==> flow/design.v <==
interface ctrl_bus_if();
    logic clk;
    logic rst;
    modport master(input clk, input rst);
endinterface
interface io_bus_if #(parameter WIDTH) ();
    logic [WIDTH-1:0] switch;
    logic [WIDTH-1:0] led;
    modport master(input switch, output led);
endinterface
interface mem_bus_if #(parameter ADDR_WIDTH, DATA_WIDTH) ();
    logic [ADDR_WIDTH-1:0] addr;
    logic [DATA_WIDTH-1:0] data;
    modport master(output addr, input data);
    modport slave(input addr, output data);
endinterface
module prescaler #(parameter RATIO = 2) (
    input  logic quick_clock,
    output logic slow_clock
);
    logic [31:0] counter, next_counter;
    logic inv;
    assign inv = (counter == (RATIO/2 - 1));
    assign next_counter = inv ? 32'd0 : counter + 32'd1;
    always_ff @(posedge quick_clock) counter <= next_counter;
    logic next_slow_clock;
    assign next_slow_clock = inv ? ~slow_clock : slow_clock;
    always_ff @(posedge quick_clock) slow_clock <= next_slow_clock;
endmodule
---- Tool chain data of prescaler ----
What the tools print for prescaler, step after step.
Lines are those of the file above, counted from 1.
A cell with - has no value.
design
  top ..................................... prescaler
  clock input ............................. quick_clock
  library ................................. sky130hd
  timing corner ........................... tt_025C_1v80

---- After elaboration ----
Source: Yosys, flattened and elaborated, memories not mapped. Widths are those after wreduce; folded enables and synchronous resets count as part of the registers. Registers that Yosys merges into a memory's read port (data or address) are not register bits. Print and check cells do not count. Equal cells are merged and count once.
storage and ports
  bits in registers ....................... 33
  input bits .............................. 1
  output and inout port bits .............. 1
  word-level cells ........................ 5
operators by class
  bitwise gates (word level) .............. 1
  add/sub/neg operators ................... 1
  reductions and logical operators ........ 1
operators by type and width
  cell                                                              count
  32-bit by 1-bit adder with 32-bit output (second input constant)  1
  32-bit logical NOT                                                1
  1-bit inverter                                                    1

---- Depth ----
Depth = most cells in a row (Yosys ltp): at word level without a register or memory, in the mapped netlist without a sequential cell, where the memories' decode and read muxes count.
logic depth
  depth in word-level cells ............... 1
  ABC_AREA ................................ 0
  mapped depth ............................ 6
  depth with buffers taken out ............ 6

---- Netlist ----
Source: synth_stat.txt of the flow (Yosys; design flattened, memories mapped). It holds for the ABC_AREA given above (unset counts as 0); a run with the other value may have another netlist.
cells by type
  type                       count  total area (um^2)
  sky130_fd_sc_hd__dfxtp_1   32     640.614
  sky130_fd_sc_hd__xnor2_1   26     227.718
  sky130_fd_sc_hd__nand4_1   17     106.352
  sky130_fd_sc_hd__nand3_1   13     65.062
  sky130_fd_sc_hd__nor4_1    9      56.304
  sky130_fd_sc_hd__and3_1    6      37.536
  sky130_fd_sc_hd__xor2_1    4      35.034
  sky130_fd_sc_hd__edfxtp_1  1      30.029
  sky130_fd_sc_hd__ha_1      2      25.024
  sky130_fd_sc_hd__buf_6     2      22.522
  sky130_fd_sc_hd__nand2_1   6      22.522
  sky130_fd_sc_hd__nor2_1    6      22.522
  sky130_fd_sc_hd__nand4_4   1      21.27
  sky130_fd_sc_hd__nor4_4    1      21.27
  sky130_fd_sc_hd__inv_1     5      18.768
  sky130_fd_sc_hd__nor3_1    3      15.014
  sky130_fd_sc_hd__and2_1    2      12.512
  sky130_fd_sc_hd__and4_4    1      11.261
Not listed: further types 8, cells in them 8.
mapped netlist
  buffer cells ............................ 4
  standard cells after synthesis .......... 145
  cell area after synthesis ............... 1445.1 um^2
  mapped flip-flops ....................... 33
  sequential part of the area ............. 670.6 um^2

---- Timing after synthesis ----
OpenSTA on the mapped netlist: ideal clock, no wires. The path of least setup slack (recovery checks aside). Input and output delay are each 20% of the period. Register names are those of the netlist, which keeps one name where synthesis merged equal registers.
timing path post-synthesis
  path kind ............................... reg2reg
  start point ............................. register counter[0]
  end point ............................... register counter[22]
  data arrival time ....................... 1.301 ns
  path buffers ............................ 0
  time at the first pin ................... 0.000 ns
  path delay .............................. 1.435 ns
  slack ................................... 0.105 ns
  data required time ...................... 1.406 ns
  period .................................. 1.54 ns
  setup time .............................. 0.134 ns
  driving pins on the path ................ 6
  period reached after synthesis .......... 1.435 ns
"path delay" is the arrival time less input delay plus setup time.
"driving pins on the path" counts driving pins, that of a launching flip-flop among them; a cell with two outputs on the path counts twice.
"period reached after synthesis" is the clock period less the worst setup slack; recovery checks do not enter. This is arithmetic on one report: input and output delays are still those of the set period (20% each).
The rows between start and end are the longest chain of elaborated cells between them; the timing report does not say that the signal goes this way. Where chains are equally long, one stands for them.
A line is the first line of the expression or statement that the cell stems from. Yosys adds cells for indexed reads and writes and turns some case tables into memories.
on the way, post-synthesis
  path through ............................ sky130_fd_sc_hd__dfxtp_1 -> sky130_fd_sc_hd__ha_1 -> sky130_fd_sc_hd__nand3_1 -> sky130_fd_sc_hd__or2_1 -> sky130_fd_sc_hd__nor4_1 -> sky130_fd_sc_hd__xor2_1
  cells in the longest elaborated chain ... 1
  elaborated cells on any way between the ends .. 2
  source lines of those cells ............. 2
  classes of those cells .................. add/sub (1); reduce/logical (1)
RTL lines, path post-synthesis
  element                                   RTL line  text
  from (decl)                               21        logic [31:0] counter, next_counter;
  from (assign)                             25        always_ff @(posedge quick_clock) counter <= next_counter;
  32-bit by 1-bit adder with 32-bit output  24        assign next_counter = inv ? 32'd0 : counter + 32'd1;
  to (assign)                               25
  to (decl)                                 21

---- Timing after layout ----
From the final timing report of job 1: the path of least setup slack in the routed layout; clock arrival at registers is part of the times.
timing path post-layout
  path kind ............................... reg2reg
  start point ............................. register counter[7]
  end point ............................... register counter[21]
  data required time ...................... 2.35 ns
  driving pins on the path ................ 5
  setup time .............................. 0.10 ns
  time at the first pin ................... 0.33 ns
  slack ................................... 0.40 ns
  period .................................. 2.12 ns
  path buffers ............................ 0
  data arrival time ....................... 1.95 ns
The rows between start and end are the longest chain of elaborated cells between them; the timing report does not say that the signal goes this way. Where chains are equally long, one stands for them.
on the way, post-layout
  path through ............................ sky130_fd_sc_hd__dfxtp_1 -> sky130_fd_sc_hd__and4_4 -> sky130_fd_sc_hd__and3_1 -> sky130_fd_sc_hd__nand4_1 -> sky130_fd_sc_hd__xnor2_1
  cells in the longest elaborated chain ... 1
  elaborated cells on any way between the ends .. 2
  source lines of those cells ............. 2
  classes of those cells .................. add/sub (1); reduce/logical (1)
RTL lines, path post-layout
  element                                   RTL line  text
  from (decl)                               21        logic [31:0] counter, next_counter;
  from (assign)                             25        always_ff @(posedge quick_clock) counter <= next_counter;
  32-bit by 1-bit adder with 32-bit output  24        assign next_counter = inv ? 32'd0 : counter + 32'd1;
  to (assign)                               25
  to (decl)                                 21

FLOW RESULTS
============

Flow measurements of prescaler on sky130hd: 2 stored runs with different settings, listed in no order. Input and output delays are each 20% of the period that was set; the output load is 0.01 pF.
"achieved clock period (ns)" = clock period - worst setup slack. The figure is calculated, with input and output delays left at 20% of the set period.
By "worst setup path time (ns)" is meant the share of the clock period that the worst setup path is allowed (20% is reserved at inputs, 20% at outputs), minus its slack. Clock arrival times at its registers enter into it.
By "finish__power__total" is meant OpenSTA's value without simulated activity: inputs other than the clock are taken to toggle once in ten clock periods, and the tool carries that through the logic.

Flow files of job 1
==> flow/run.sh <==
#!/bin/bash
# the make line also repeats the synthesis and layout settings of config.mk as NAME=value (left out here)
make -C /OpenROAD-flow-scripts/flow DESIGN_CONFIG=/design/flow/config.mk WORK_HOME=/design/flow/orfs CLKGATE_MAP_FILE= finish
==> flow/config.mk <==
export PLATFORM = sky130hd
export DESIGN_NAME = prescaler
export DESIGN_NICKNAME = prescaler
export VERILOG_FILES = /design/flow/design.v
export SDC_FILE = /design/flow/constraint.sdc
export NUM_CORES = 4
export LEC_CHECK = 0
export CAP_MARGIN = 0
export CORE_MARGIN = 2
export CORE_UTILIZATION = 40
export GPL_ROUTABILITY_DRIVEN = 0
export MIN_ROUTING_LAYER = met2
export PLACE_DENSITY_LB_ADDON = 0.09
export SETUP_SLACK_MARGIN = 0.12
export SLEW_MARGIN = 20
==> flow/constraint.sdc <==
create_clock -name core_clock -period 2.12 [get_ports {quick_clock}]
set_input_delay 0.4240 -clock core_clock [delete_from_list [all_inputs] [get_ports {quick_clock}]]
set_output_delay 0.4240 -clock core_clock [all_outputs]
set_load 0.01 [all_outputs]

report of job 1
yosys chip area after synthesis (um^2): 1445.1
finish__design__die__area: 4109.4
finish__design__instance__area__stdcell: 1559.0
finish__design__instance__utilization: 0.4564
finish__timing__setup__ws: 0.405
finish__timing__setup__tns: 0.000
finish__timing__hold__ws: 0.469
finish__power__total: 1.023e-03
achieved clock period (ns): 1.715
worst setup path time (ns): 1.72
worst setup path kind: reg2reg

Flow files of job 2
==> flow/run.sh <==
#!/bin/bash
# the make line also repeats the synthesis and layout settings of config.mk as NAME=value (left out here)
make -C /OpenROAD-flow-scripts/flow DESIGN_CONFIG=/design/flow/config.mk WORK_HOME=/design/flow/orfs CLKGATE_MAP_FILE= finish
==> flow/config.mk <==
export PLATFORM = sky130hd
export DESIGN_NAME = prescaler
export DESIGN_NICKNAME = prescaler
export VERILOG_FILES = /design/flow/design.v
export SDC_FILE = /design/flow/constraint.sdc
export NUM_CORES = 4
export LEC_CHECK = 0
export ABC_AREA = 1
export CAP_MARGIN = 35
export CORE_ASPECT_RATIO = 0.7
export CORE_MARGIN = 9
export CORE_UTILIZATION = 63
export GPL_TIMING_DRIVEN = 0
export MIN_ROUTING_LAYER = met1
export PLACE_DENSITY_LB_ADDON = 0.01
export SETUP_SLACK_MARGIN = 0.62
export SLEW_MARGIN = 40
==> flow/constraint.sdc <==
create_clock -name core_clock -period 2.59 [get_ports {quick_clock}]
set_input_delay 0.5180 -clock core_clock [delete_from_list [all_inputs] [get_ports {quick_clock}]]
set_output_delay 0.5180 -clock core_clock [all_outputs]
set_load 0.01 [all_outputs]

report of job 2
yosys chip area after synthesis (um^2): 1864.3
finish__design__die__area: 5273.0
finish__design__instance__area__stdcell: 1999.4
finish__design__instance__utilization: 0.7134
finish__timing__setup__ws: 0.911
finish__timing__setup__tns: 0.000
finish__timing__hold__ws: 0.471
finish__power__total: 8.834e-04
achieved clock period (ns): 1.679
worst setup path time (ns): 1.16
worst setup path kind: reg2out
