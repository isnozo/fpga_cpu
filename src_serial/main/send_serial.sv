==> flow/design.v <==
interface ctrl_bus_if();
    logic clk;
    logic rst;
    modport master(input clk, input rst);
endinterface
interface io_bus_if #(parameter WIDTH) ();
    logic [WIDTH-1:0] switch;
    logic [WIDTH-1:0] led;
    modport master(input switch, output led);
endinterface
interface mem_bus_if #(parameter ADDR_WIDTH, DATA_WIDTH) ();
    logic [ADDR_WIDTH-1:0] addr;
    logic [DATA_WIDTH-1:0] data;
    modport master(output addr, input data);
    modport slave(input addr, output data);
endinterface
module send_serial #(parameter WAIT_DIV=868) (
    input  logic       clk, rst,
    input  logic [7:0] data_in,
    output logic       data_out,
    input  logic       we,
    output logic       busy
);
    localparam WAIT_LEN = $clog2(WAIT_DIV);
    typedef enum {
        IDLE,
        SEND
    } state;
    state                st, n_st;
    logic [9:0]          data, n_data;
    logic [WAIT_LEN-1:0] wait_cnt, n_wait_cnt;
    logic [3:0]          bit_cnt, n_bit_cnt;
    assign data_out = data[0];
    always_comb begin
        busy       = 1'b0;
        n_st       = st;
        n_data     = data;
        n_wait_cnt = wait_cnt;
        n_bit_cnt  = bit_cnt;
        case(st)
            IDLE: begin
                if (we) begin
                    n_st   = SEND;
                    n_data = {1'b1, data_in, 1'b0};
                end
            end
            SEND: begin
                busy = 1'b1;
                if (wait_cnt == WAIT_DIV - 1) begin
                    n_wait_cnt = 0;
                    if (bit_cnt == 4'd9) begin
                        n_bit_cnt = 0;
                        n_st      = IDLE;
                    end else begin
                        n_bit_cnt = bit_cnt + 1;
                        n_data    = {1'b1, data[9:1]};
                    end
                end else begin
                    n_wait_cnt = wait_cnt + 1;
                end
            end
            default: ;
        endcase
    end
    always_ff @(posedge clk) begin
        if (rst) begin
            st       <= IDLE;
            data     <= '1;
            wait_cnt <= 0;
            bit_cnt  <= 0;
        end else begin
            st       <= n_st;
            data     <= n_data;
            wait_cnt <= n_wait_cnt;
            bit_cnt  <= n_bit_cnt;
        end
    end
endmodule
# ---- Reports on send_serial
# Tool output for the design above, in the order of the flow.
# Lines are those of the file above, counted from 1.
# Operators carry their Yosys type and port widths (W data, S select, Z words).
# Not given: --
dict set report setup {
  top {send_serial}
  clk_port {clk}
  cell_library {sky130hd}
  corner {tt_025C_1v80}
}

# ---- Elaborated design
# Counts by Yosys on the flattened word-level netlist (proc, flatten, opt, wreduce; memories kept). Register bits leave out memories and registers merged into their read ports (data or address). Print and check cells are left out. Cells with the same type and inputs are merged into one.
dict set report word_totals {
  regBits 56
  input_bits 11
}
dict set report classes {
  n_reduce_logical 5
  n_addsub 2
  equal 7
  mux 11
}
# cell count
set op_table {}
lappend op_table {{$mux W32} 3}
lappend op_table {{$pmux W32 S2} 1}
lappend op_table {{$mux W10} 4}
lappend op_table {{$eq A32 B1 Y1 const B} 1}
lappend op_table {{$logic_not A32 Y1} 1}
lappend op_table {{$pmux W10 S2} 1}
lappend op_table {{$add A10 B1 Y10 const B} 1}
lappend op_table {{$eq A10 B10 Y1 const B} 1}
lappend op_table {{$ne A2 B2 Y1 const B} 4}
lappend op_table {{$reduce_and A4 Y1} 2}
lappend op_table {{$add A4 B1 Y4 const B} 1}
lappend op_table {{$eq A4 B4 Y1 const B} 1}
lappend op_table {{$mux W4} 1}
lappend op_table {{$reduce_and A2 Y1} 1}
lappend op_table {{$reduce_bool A2 Y1} 1}
lappend op_table {{$mux W1} 1}

# ---- Logic depth
# Yosys ltp: most cells in a row. Word level: on the elaborated netlist, between registers, memories and ports. Mapped: between sequential cells and ports; inverters and the memories' decode and read muxes count.
dict set report depth {
  ltp_word 4
  ABC_AREA 0
  depth_mapped 6
  mapped_depth_nobuf 5
}

# ---- Mapped cells and area
# Source: synth_stat.txt of the flow (Yosys; design flattened, memories mapped). It holds for the ABC_AREA given above (unset counts as 0); a run with the other value may have another netlist.
# The area totals of this step are shown rounded.
dict set report mapped {
  mapped_cells 140
  synth_area_um2 1255
  n_buf 7
  flip_flops 25
}
# cell count
set by_type {}
lappend by_type {sky130_fd_sc_hd__dfxtp_1 25}
lappend by_type {sky130_fd_sc_hd__a21oi_1 14}
lappend by_type {sky130_fd_sc_hd__a2111oi_1 6}
lappend by_type {sky130_fd_sc_hd__o21bai_1 8}
lappend by_type {sky130_fd_sc_hd__xnor2_1 6}
lappend by_type {sky130_fd_sc_hd__nor2_1 12}
lappend by_type {sky130_fd_sc_hd__and2_1 7}
lappend by_type {sky130_fd_sc_hd__nand2_1 11}
lappend by_type {sky130_fd_sc_hd__xor2_1 4}
lappend by_type {sky130_fd_sc_hd__nor3_1 6}
lappend by_type {sky130_fd_sc_hd__o41ai_4 1}
lappend by_type {sky130_fd_sc_hd__nand4_1 4}
lappend by_type {sky130_fd_sc_hd__o41a_4 1}
lappend by_type {sky130_fd_sc_hd__clkbuf_1 5}
lappend by_type {sky130_fd_sc_hd__nor4_1 3}
lappend by_type {sky130_fd_sc_hd__a2111oi_2 1}
lappend by_type {sky130_fd_sc_hd__nand3_1 3}
lappend by_type {sky130_fd_sc_hd__nand3b_1 2}
# Other cell types: 17; their cells: 21.

# ---- Worst setup path after synthesis
# OpenSTA on the mapped netlist: ideal clock, no wires. The path of least setup slack (recovery checks aside). Input and output delay are each 20% of the period. Register names are those of the netlist, which keeps one name where synthesis merged equal registers.
dict set report synth_timing {
  path_type {flip-flop to flip-flop}
  from {register wait_cnt[0]}
  to {register data[2]}
  launch_ns 0.000
  tclk_ns 3.41
  t_required_ns 3.285
  t_arrival_ns 1.761
  stages 6
  setup_ns 0.125
  delay_ns 1.886
  slack_ns 1.524
  synth_period_reached_ns 1.886
}
# "delay_ns" is the arrival time less input delay plus setup time.
# "stages" counts driving pins, that of a launching flip-flop among them; a cell with two outputs on the path counts twice.
# "synth_period_reached_ns" is the clock period less the worst setup slack; recovery checks do not enter. This is arithmetic on one report: input and output delays are still those of the set period (20% each).
# The rows between start and end are the longest chain of elaborated cells between them; the timing report does not say that the signal goes this way. Where chains are equally long, one stands for them.
# A line is the first line of the expression or statement that the cell stems from. Yosys adds cells for indexed reads and writes and turns some case tables into memories.
dict set report synth_between {
  cell_sequence {sky130_fd_sc_hd__dfxtp_1 sky130_fd_sc_hd__ha_1 sky130_fd_sc_hd__nand4b_1 sky130_fd_sc_hd__o41a_4 sky130_fd_sc_hd__a2111oi_1 sky130_fd_sc_hd__o21bai_1}
  elab_chain_len 3
  cone_cells 5
  lines_between 2
}
# element line
set synth_rtl {}
lappend synth_rtl {{start, declared} 31} ;# logic [WAIT_LEN-1:0] wait_cnt, n_wait_cnt;
lappend synth_rtl {{start, assigned} 69} ;# wait_cnt <= 0;
lappend synth_rtl {{start, assigned} 74} ;# wait_cnt <= n_wait_cnt;
lappend synth_rtl {{$eq A10 B10 Y1} 49} ;# if (wait_cnt == WAIT_DIV - 1) begin
lappend synth_rtl {{$mux W10} 49}
lappend synth_rtl {{$pmux W10 S2} 40} ;# case(st)
lappend synth_rtl {{end, assigned} 68} ;# data     <= '1;
lappend synth_rtl {{end, assigned} 73} ;# data     <= n_data;
lappend synth_rtl {{end, declared} 30} ;# logic [9:0]          data, n_data;

# ---- Timing after layout
# From the final timing report of job 1: the path of least setup slack in the routed layout; clock arrival at registers is part of the times.
dict set report layout_timing {
  path_type {flip-flop to flip-flop}
  from {register wait_cnt[3]}
  to {register data[7]}
  launch_ns 0.31
  tclk_ns 2.14
  stages 5
  slack_ns 0.40
  setup_ns 0.10
  t_required_ns 2.35
  t_arrival_ns 1.95
}
# The rows between start and end are the longest chain of elaborated cells between them; the timing report does not say that the signal goes this way. Where chains are equally long, one stands for them.
dict set report layout_between {
  cell_sequence {sky130_fd_sc_hd__dfxtp_2 sky130_fd_sc_hd__or3_4 sky130_fd_sc_hd__o41a_4 sky130_fd_sc_hd__a2111oi_4 sky130_fd_sc_hd__o21bai_1}
  elab_chain_len 3
  cone_cells 5
  lines_between 2
}
# element line
set layout_rtl {}
lappend layout_rtl {{start, declared} 31} ;# logic [WAIT_LEN-1:0] wait_cnt, n_wait_cnt;
lappend layout_rtl {{start, assigned} 69} ;# wait_cnt <= 0;
lappend layout_rtl {{start, assigned} 74} ;# wait_cnt <= n_wait_cnt;
lappend layout_rtl {{$eq A10 B10 Y1} 49} ;# if (wait_cnt == WAIT_DIV - 1) begin
lappend layout_rtl {{$mux W10} 49}
lappend layout_rtl {{$pmux W10 S2} 40} ;# case(st)
lappend layout_rtl {{end, assigned} 68} ;# data     <= '1;
lappend layout_rtl {{end, assigned} 73} ;# data     <= n_data;
lappend layout_rtl {{end, declared} 30} ;# logic [9:0]          data, n_data;

# send_serial through Yosys and OpenROAD on sky130hd: 2 stored runs, unordered, with their settings and measured results. The constraints put input and output delay at 20% of the set period each and load the outputs with 0.01 pF.
# "achievedPeriod_ns" means the clock period less the worst setup slack. The figure is calculated, with input and output delays left at 20% of the set period.
# "worst_path_allowed_less_slack_ns" means the part of the period allowed to the worst setup path (the constraints hold back 20% at inputs and 20% at outputs) less its slack; where the path has registers, the arrival times of their clocks count too.
# By "design_power_mw" is meant OpenSTA's value without simulated activity: inputs other than the clock are taken to toggle once in ten clock periods, and the tool carries that through the logic.
# The results are shown rounded.
run="job 1" settings period_ns=2.14 SETUP_SLACK_MARGIN=0.5 CAP_MARGIN=20 CORE_MARGIN=2 CORE_UTILIZATION=40 SLEW_MARGIN=20
run="job 1" results util_frac=0.566 total_negative_slack_ns=0.000 setup_ws_ns=0.399 final_stdcell_area_um2=1713 synthArea_um2=1255 final_hold_ws_ns=0.527 die_um2=3601 design_power_mw=0.9001 achievedPeriod_ns=1.741 worst_path_allowed_less_slack_ns=1.74 worst_path_kind="flip-flop to flip-flop"
run="job 2" settings period_ns=2.03 CORE_UTILIZATION=59 PLACE_DENSITY_LB_ADDON=0.29 TNS_END_PERCENT=50 CTS_CLUSTER_SIZE=35 CAP_MARGIN=15 CORE_MARGIN=2 SLEW_MARGIN=20
run="job 2" results util_frac=0.737 total_negative_slack_ns=0.000 setup_ws_ns=0.122 final_stdcell_area_um2=1460 synthArea_um2=1255 final_hold_ws_ns=0.518 die_um2=2512 design_power_mw=0.8756 achievedPeriod_ns=1.908 worst_path_allowed_less_slack_ns=1.91 worst_path_kind="flip-flop to flip-flop"
